==> flow/design.v <==
`timescale 1ns / 1ps
module cic(
    input clk,
    input rst,
    input [7:0] data_in,
    output reg[15:0] data_out 
    );
    parameter Delay = 4; 
    parameter R = 4; 
    parameter N = 3; 
    reg [15:0]integrator[0:N-1]; 
    reg [15:0]comb[0:N-1]; 
    reg [log2(R)-1:0] counter;
    reg [15:0] delay_line1 [0:Delay-1];
    reg [15:0] delay_line2 [0:Delay-1];
    reg [15:0] delay_line3 [0:Delay-1];
    integer i;
    function integer log2;
        input integer value;
        begin
            log2 = 0;
            while (2**log2 < value) begin
                log2 = log2 + 1;
            end
        end
    endfunction    
    always@(posedge clk or posedge rst)
    begin
        if(rst)
        begin
            data_out <= 0;
            counter <= 0;
            for (i = 0; i < N; i = i + 1) 
            begin
                integrator[i] <= 0;
                comb[i] <= 0;
            end 
            for (i = 0; i < Delay; i = i + 1) begin
                delay_line1[i] <=0;
                delay_line2[i] <=0;
                delay_line3[i] <=0;
            end
            data_out <= 0;
        end else
        begin
            integrator[0] = integrator[0] + data_in; 
            for (i = 1; i < N; i = i + 1) begin
                integrator[i] = integrator[i] + integrator[i-1];
            end
            if(counter != R-1)
            begin
                counter = counter +1;
            end else
            begin 
                comb[0] = integrator[N-1] - delay_line1[Delay-1];
                comb[1] = comb[0] - delay_line2[Delay-1];
                comb[2] = comb[1] - delay_line3[Delay-1];
                delay_line1[0] = integrator[N-1];
                delay_line2[0] = comb[0];
                delay_line3[0] = comb[1];
                for (i = Delay-1; i > 0; i = i - 1) begin
                    delay_line1[i] = delay_line1[i-1];
                    delay_line2[i] = delay_line2[i-1];
                    delay_line3[i] = delay_line3[i-1];
                end
                counter = 0;
                data_out = comb[2];
            end
        end
    end
endmodule
**From RTL to reports: cic**

The steps from the RTL of cic to its reports follow in flow order.
Lines are those of the file above, counted from 1.
Library cell names are shortened.
Not given: --

- Top module: cic
- Clock input: clk
- Library: sky130hd
- Corner: tt_025C_1v80

**Elaborated design**

Counts by Yosys on the flattened word-level netlist (proc, flatten, opt, wreduce). Print and check cells are left out. Cells with the same type and inputs are merged into one.

- Register bits: 210
- Output and inout bits: 16
- Cells after elaboration: 23

- Add/sub/neg operators: 7
- Eq/ne operators: 1
- Muxes and demuxes: 1

Operator list:

| kind | count |
|---|---|
| subtractor 16 bit | 3 |
| adder 16 bit | 2 |
| adder 16 x 8 -> 16 bit | 1 |
| adder 2 x 1 -> 2 bit (second input constant) | 1 |
| inequality test 2 bit (second input constant) | 1 |
| 2-to-1 mux 2 bit | 1 |

**Logic depth**

Longest topological path by Yosys (ltp), each cell counted once; first at word level (registers and memories cut), then after technology mapping (sequential cells cut; the memories' decode and read muxes count).

- Depth after elaboration: 6
- ABC_AREA: 0
- Gate-level depth with buffers: 37
- Mapped depth without buffers: 37

**After synthesis**

Yosys stat after the flow's synthesis: flattened, memories mapped to cells. It holds for the ABC_AREA given above (unset counts as 0); a run with the other value may have another netlist.
The area totals of this step are shown rounded.

Cell types:

| cell | count | total area (µm²) |
|---|---|---|
| dfrtp_1 | 210 | 5,255.04 |
| ha_1 | 86 | 1.08E+03 |
| mux2_2 | 94 | 1.06E+03 |
| xnor2_1 | 48 | 420.403 |
| o21ai_0 | 82 | 410.394 |
| inv_1 | 90 | 337.824 |
| nand2_1 | 86 | 322.81 |
| nor2_1 | 73 | 274.013 |
| a21oi_1 | 53 | 265.254 |
| o21a_1 | 17 | 127.622 |
| fa_1 | 6 | 120.115 |
| xor2_1 | 13 | 113.859 |
| a21boi_0 | 15 | 112.608 |
| clkbuf_1 | 26 | 97.594 |
| a21o_1 | 12 | 90.086 |
| nor3_1 | 17 | 85.082 |
| o21bai_1 | 11 | 82.579 |
| nand2b_1 | 10 | 62.56 |

Not listed: further types 42, cells in them 105.

- Cells in the netlist: 1,054
- Chip area (Yosys): 11,000 µm²
- Sequential area: 5,300 µm²
- Flip-flop cells: 210

**Timing after synthesis**

Path of least setup slack by OpenSTA after synthesis, without wires, with an ideal clock, recovery checks aside; 20% of the period is set as input and as output delay. Where synthesis merged equal registers, the netlist keeps one of their names.

- Path type: input port to flip-flop
- Start: input port data_in[0]
- End: register data_out[15]
- Period: 8.11 ns
- External input delay: 1.622 ns
- Setup time: 0.137 ns
- Data arrival time: 8.092 ns
- Required time: 7.973 ns
- Setup slack: -0.119 ns
- Delay of the path: 6.607 ns
- Stages: 35
- Period reached after synthesis: 8.229 ns

"delay of the path" = arrival - input delay + setup time.
"stages": output pins that drive a net of the path, with the launching flip-flop's if there is one; two outputs of one cell count as two.
"period reached after synthesis" is the clock period less the worst setup slack; recovery checks do not enter. This is arithmetic on one report: input and output delays are still those of the set period (20% each).
The rows between start and end are the longest chain of elaborated cells between them; the timing report does not say that the signal goes this way. Where chains are equally long, one stands for them.
A line is the first line of the expression or statement that the cell stems from. Yosys adds cells for indexed reads and writes and turns some case tables into memories.
A register here has more assigning lines than the two given.

- Path through: ha_1 fa_1 a21o_2 a21oi_1 xnor2_1 ha_1 a21boi_0 o21ai_0 a21boi_0 o21ai_0 a21boi_0 o21ai_0 nor2b_1 xnor2_1 ha_1 nand2_1 nor2_1 nand3b_1 o21ai_0 xor2_1 ha_1 or2_2 a21oi_1 nor2_1 ha_1 nand4_1 nor3b_1 nor2_1 o31a_1 ha_1 or2_2 a21oi_1 a21oi_1 xnor2_1 a21oi_1
- Cells in the longest elaborated chain: 6
- Elaborated cells between the ends (all ways): 6
- RTL lines with such cells: 5

Ends and longest elaborated chain, after synthesis:

| item | line | RTL |
|---|---|---|
| from (decl) | 5 | `input [7:0] data_in,` |
| adder 16 x 8 -> 16 bit | 46 | `integrator[0] = integrator[0] + data_in;` |
| adder 16 bit (2 in a row) | 48 | `integrator[i] = integrator[i] + integrator[i-1];` |
| subtractor 16 bit | 55 | `comb[0] = integrator[N-1] - delay_line1[Delay-1];` |
| subtractor 16 bit | 56 | `comb[1] = comb[0] - delay_line2[Delay-1];` |
| subtractor 16 bit | 57 | `comb[2] = comb[1] - delay_line3[Delay-1];` |
| to (assign) | 43 | `data_out <= 0;` |
| to (assign) | 67 | `data_out = comb[2];` |
| to (decl) | 6 | `output reg[15:0] data_out` |

**Timing after layout**

From the final timing report of flow run A: the path of least setup slack in the routed layout; clock arrival at registers is part of the times.

- Path type: input port to flip-flop
- Start: input port data_in[0]
- End: register data_out[15]
- Period: 10.2 ns
- External input delay: 2.04 ns
- Setup time: 0.16 ns
- Data arrival time: 9.21 ns
- Required time: 10.55 ns
- Setup slack: 1.34 ns
- Stages: 37

The rows between start and end are the longest chain of elaborated cells between them; the timing report does not say that the signal goes this way. Where chains are equally long, one stands for them.
A register here has more assigning lines than the two given.

- Path through: clkdlybuf4s50_1 ha_1 fa_1 a21o_2 a21oi_2 o21bai_1 a21oi_2 o21bai_1 a21oi_1 xnor2_1 ha_1 a21boi_1 o21ai_2 nor2b_4 xnor2_2 ha_1 a21oi_1 o21ai_0 a21oi_1 o21ai_2 xor2_2 ha_1 or2_2 and3_1 nor2_1 ha_1 nand2_1 nor2_1 o21a_1 nor2_1 o31a_1 ha_1 or2_2 a21oi_1 a21oi_1 xnor2_1 a21oi_1
- Cells in the longest elaborated chain: 6
- Elaborated cells between the ends (all ways): 6
- RTL lines with such cells: 5

Ends and longest elaborated chain, after layout:

| item | line | RTL |
|---|---|---|
| from (decl) | 5 | `input [7:0] data_in,` |
| adder 16 x 8 -> 16 bit | 46 | `integrator[0] = integrator[0] + data_in;` |
| adder 16 bit (2 in a row) | 48 | `integrator[i] = integrator[i] + integrator[i-1];` |
| subtractor 16 bit | 55 | `comb[0] = integrator[N-1] - delay_line1[Delay-1];` |
| subtractor 16 bit | 56 | `comb[1] = comb[0] - delay_line2[Delay-1];` |
| subtractor 16 bit | 57 | `comb[2] = comb[1] - delay_line3[Delay-1];` |
| to (assign) | 43 | `data_out <= 0;` |
| to (assign) | 67 | `data_out = comb[2];` |
| to (decl) | 6 | `output reg[15:0] data_out` |

Wiki page: cic / flow data

Module cic, platform sky130hd: 2 stored runs of the flow (Yosys, OpenROAD) with differing settings, in no particular order. Input and output delays are each 20% of the period that was set; the output load is 0.01 pF.
"period reached": clock period set for the run, less the worst setup slack. It is reckoned from that one timing run; input and output delays stay at 20% of the period that was set.
"time on the worst setup path" = time allowed to the worst setup path (clock period - input delay - output delay, where it has them) - its slack; a late launch clock adds to it, a late capture clock takes from it.
Measured values are rounded.
Among the settings, - means not set for that run.

| name | flow run A | flow run B |
|---|---|---|
| period_ns | 10.2 | 7.79 |
| SETUP_SLACK_MARGIN | 0.9 | 0.57 |
| CAP_MARGIN | 20 | 5 |
| CORE_MARGIN | 2 | 5 |
| CORE_UTILIZATION | 40 | 67 |
| SLEW_MARGIN | 20 | 20 |
| PLACE_DENSITY | - | 0.49 |
| CELL_PAD_IN_SITES_GLOBAL_PLACEMENT | - | 1 |
| ABC_AREA | - | 0 |
| GPL_TIMING_DRIVEN | - | 1 |
| CTS_CLUSTER_SIZE | - | 30 |
| chip area after synthesis (Yosys) (µm²) | 11,000 | 11,000 |
| die footprint (µm²) | 29,000 | 19,000 |
| utilization after layout (%) | 46 | 93 |
| setup slack of the worst path (ns) | 1.3 | -0.28 |
| setup total negative slack (ns) | 0.000 | -0.90 |
| worst hold slack after layout (ns) | 0.48 | 0.48 |
| period reached (ns) | 8.859 | 8.070 |
| time on the worst setup path (ns) | 6.82 | 6.51 |
| critical path kind | input port to flip-flop | input port to flip-flop |
