==> flow/design.v <==
module main (
    input wire clk,
    input wire nreset,
    input wire signed [11:0] x, 
    output reg signed [31:0] y 
);
parameter N = 15;
reg signed [15:0] coeffs [0:N-1];
initial begin
    coeffs[0] = 1;
    coeffs[1] = -2;
    coeffs[2] = 2;
    coeffs[3] = 18;
    coeffs[4] = -8;
    coeffs[5] = -62;
    coeffs[6] = 6;
    coeffs[7] = 90;
    coeffs[8] = 6;
    coeffs[9] = -62;
    coeffs[10] = -8;
    coeffs[11] = 18;
    coeffs[12] = 2;
    coeffs[13] = -2;
    coeffs[14] = 1;
end
integer i;
reg signed [31:0] delay_line [0:N-1]; 
initial begin
    for (i = 0; i < N; i = i + 1) begin
        delay_line[i] = 0;
    end
end
always @(posedge clk or negedge nreset) begin
    if (!nreset) begin
        for (i = 0; i < N; i = i + 1) begin
            delay_line[i] <= 0;
        end
        y <= 0;
    end else begin
        for (i = N-1; i > 0; i = i - 1) begin
            delay_line[i] = delay_line[i-1]; 
        end
        delay_line[0] = x;  
        y = 0;
        for (i = 0; i < N; i = i + 1) begin
            y = y + (delay_line[i] * coeffs[i]);
        end
    end
end
endmodule
Reports on main:

What the tools print for main, step after step.
Lines are those of the file above, counted from 1.
Cell names lack the library's common part.
Not given: --

* top module: main
* clock input: clk
* cell library: sky130hd
* corner: tt_025C_1v80

Elaborated design:

Yosys after proc, flatten, opt, wreduce and memory -nomap, before mapping. Enables and synchronous resets that opt folds into registers are not counted as muxes. Print and check cells are not counted. Equal cells are merged and count once.
Yosys's memory passes give these memory sizes; they may raise the number of words (mostly to a power of two), join words into wider ones and drop unused or constant bits.

* memory cells: 1
* input bits: 14
* ROM bits: 256
* bits in registers: 200

* multiply operators: 15
* add/sub/neg operators: 14

Memories
* coeffs: depth 2, width 128, RTL line 8 `reg signed [15:0] coeffs [0:N-1];`

Operators by type and width (number)
* multiplier 12 x 16 -> 28 bit: 15
* adder 32 bit: 13
* adder 28 x 28 -> 29 bit: 1

Depth:

Longest topological path by Yosys (ltp), each cell counted once; first at word level (registers and memories cut), then after technology mapping (sequential cells cut; the memories' decode and read muxes count).

* depth after elaboration: 15
* ABC_AREA: 0
* gate-level depth with buffers: 43
* depth with buffers taken out: 42

Netlist:

The flow's flattened synthesis, as Yosys stat reports it; memories are mapped. The netlist is that of the ABC_AREA named above (0 if unset); the other value can give another one.

* flip-flop cells: 200
* standard cells after synthesis: 3002
* synthesis area: 32441.1 µm²

Cells by type (number)
* fa_1: 619
* ha_1: 542
* dfrtp_1: 200
* inv_1: 825
* xnor2_1: 116
* a21oi_1: 103
* xor2_1: 55
* o21ai_0: 77
* nor2_1: 86
* a21o_1: 38
* nand2_1: 67
* nand2b_1: 30
* o21a_1: 20
* nor2b_1: 20
* o21bai_1: 15
* and3_1: 16
* a211oi_1: 11
* nor3_1: 16

Not listed: further types 51, cells in them 146.

Worst setup path after synthesis:

Source: OpenSTA report_checks on the synthesized netlist (no wires, ideal clock, input and output delay 20% of the period each), path of least setup slack; recovery checks are left aside. Register names are those of the netlist, which keeps one name where synthesis merged equal registers.

* path type: in2reg
* from: input x[9]
* to: register y[31]
* period: 13.7 ns
* data required time: 13.570 ns
* buffers on the path: 0
* setup slack: 1.335 ns
* stages: 33
* time at the first pin: 2.740 ns
* arrival: 12.235 ns
* delay of the path: 9.625 ns
* period reached after synthesis: 12.365 ns

"delay of the path" is the arrival time less input delay plus setup time.
"stages" counts driving pins, that of a launching flip-flop among them; a cell with two outputs on the path counts twice.
"period reached after synthesis" = period - worst setup slack (recovery checks aside). The figure is calculated, with input and output delays left at 20% of the set period.
The rows between start and end are the longest chain of elaborated cells between them; the timing report does not say that the signal goes this way. Where chains are equally long, one stands for them.
Each line given opens the expression or statement behind the cell; cells for indexed reads and writes are added by Yosys, which also makes memories of some case tables.
At most two assigning lines are given for a register; there are more.

* path through: fa_1 > fa_1 > fa_1 > inv_1 > fa_1 > inv_1 > fa_1 > ha_1 > ha_1 > or4_1 > o21a_1 > a31o_2 > a41oi_1 > o21ai_1 > and3_1 > fa_1 > fa_1 > fa_1 > fa_1 > inv_1 > fa_1 > inv_1 > fa_1 > inv_1 > ha_1 > and3_1 > and3_1 > and3_1 > o2111ai_1 > and3_1 > o21ai_1 > nor4b_1 > nor3_1
* length of the longest elaborated chain: 15

Ends and longest elaborated chain, after synthesis
* start, declared: RTL line 4 `input wire signed [11:0] x,`
* multiplier 12 x 16 -> 28 bit: RTL line 46 `y = y + (delay_line[i] * coeffs[i]);`
* adder 28 x 28 -> 29 bit: RTL line 46
* adder 32 bit (13 in a row): RTL line 46
* end, assigned: RTL line 44 `y = 0;`
* end, assigned: RTL line 46
* end, declared: RTL line 5 `output reg signed [31:0] y`

Path in the finished layout:

Path of least setup slack in the final report of run A (OpenROAD, finished layout, wires in). Where an end is a register, its clock arrival counts in the times.

* path type: in2reg
* from: input x[10]
* to: register y[28]
* stages: 37
* time at the first pin: 1.96 ns
* setup slack: -0.90 ns
* arrival: 11.11 ns
* buffers on the path: 2
* period: 9.8 ns
* data required time: 10.21 ns

The rows between start and end are the longest chain of elaborated cells between them; the timing report does not say that the signal goes this way. Where chains are equally long, one stands for them.
At most two assigning lines are given for a register; there are more.

* path through: buf_8 > fa_2 > fa_1 > fa_2 > inv_2 > fa_2 > fa_1 > inv_2 > ha_4 > ha_4 > a21o_1 > a21oi_4 > a21boi_2 > o41a_1 > buf_4 > o21a_1 > nor2_2 > xnor2_2 > fa_1 > inv_2 > fa_1 > fa_1 > fa_1 > inv_2 > fa_1 > inv_2 > fa_1 > inv_2 > ha_4 > a21oi_4 > inv_1 > a31oi_2 > o21ai_2 > a32oi_1 > nor2_1 > a211o_1 > xor2_1
* length of the longest elaborated chain: 15

Ends and longest elaborated chain, after layout
* start, declared: RTL line 4 `input wire signed [11:0] x,`
* multiplier 12 x 16 -> 28 bit: RTL line 46 `y = y + (delay_line[i] * coeffs[i]);`
* adder 28 x 28 -> 29 bit: RTL line 46
* adder 32 bit (13 in a row): RTL line 46
* end, assigned: RTL line 44 `y = 0;`
* end, assigned: RTL line 46
* end, declared: RTL line 5 `output reg signed [31:0] y`

Lab notebook: main

Below are 2 stored runs of the flow (Yosys, OpenROAD; platform sky130hd) on main, each with its settings and what was measured, unordered. Constraints: input delay and output delay 20% of the set period each, output load 0.01 pF.
By "period achieved" is meant the clock period of the run minus its worst setup slack. This is arithmetic on one report: input and output delays are still those of the set period (20% each).
"time used up by the worst setup path": the worst setup path's part of the clock period (all of it between registers, 20% less for each end at a port) less its slack. A launch clock that arrives late makes it longer, a capture clock that arrives late makes it shorter.

### Run A

Settings: `period_ns=9.8`, `CORE_UTILIZATION=67`, `SETUP_SLACK_MARGIN=-0.72`, `PLACE_DENSITY_LB_ADDON=0.09`, `HOLD_SLACK_MARGIN=-0.01`, `CORE_MARGIN=2`, `TNS_END_PERCENT=95`, `CTS_CLUSTER_SIZE=21`, `MIN_ROUTING_LAYER=met1`, `MAX_ROUTING_LAYER=met5`, `CAP_MARGIN=20`, `SLEW_MARGIN=20`

- Full die area: 50,196.2 µm²
- Final utilization: 78.7%
- Standard-cell area after layout: 37,564.8 µm²
- Time used up by the worst setup path: 8.74 ns
- Critical path kind: in2reg
- Worst hold slack in the final report: 0.371 ns
- Mapped cell area after synthesis: 32,441.1 µm²
- Period achieved: 10.700 ns
- Total negative slack on setup checks: -11.886 ns
- Worst slack on setup checks: -0.900 ns

### Run B

Settings: `period_ns=15.9`, `CORE_UTILIZATION=36`, `SETUP_SLACK_MARGIN=2.26`, `PLACE_DENSITY_LB_ADDON=0.13`, `ABC_AREA=1`, `CTS_CLUSTER_DIAMETER=226`, `MAX_ROUTING_LAYER=met5`, `CAP_MARGIN=20`, `CORE_MARGIN=2`, `SLEW_MARGIN=20`

- Full die area: 98,031.6 µm²
- Final utilization: 39.0%
- Standard-cell area after layout: 37,031.8 µm²
- Time used up by the worst setup path: 9.07 ns
- Critical path kind: in2reg
- Worst hold slack in the final report: 0.383 ns
- Mapped cell area after synthesis: 34,395.5 µm²
- Period achieved: 12.253 ns
- Total negative slack on setup checks: 0.000 ns
- Worst slack on setup checks: 3.647 ns
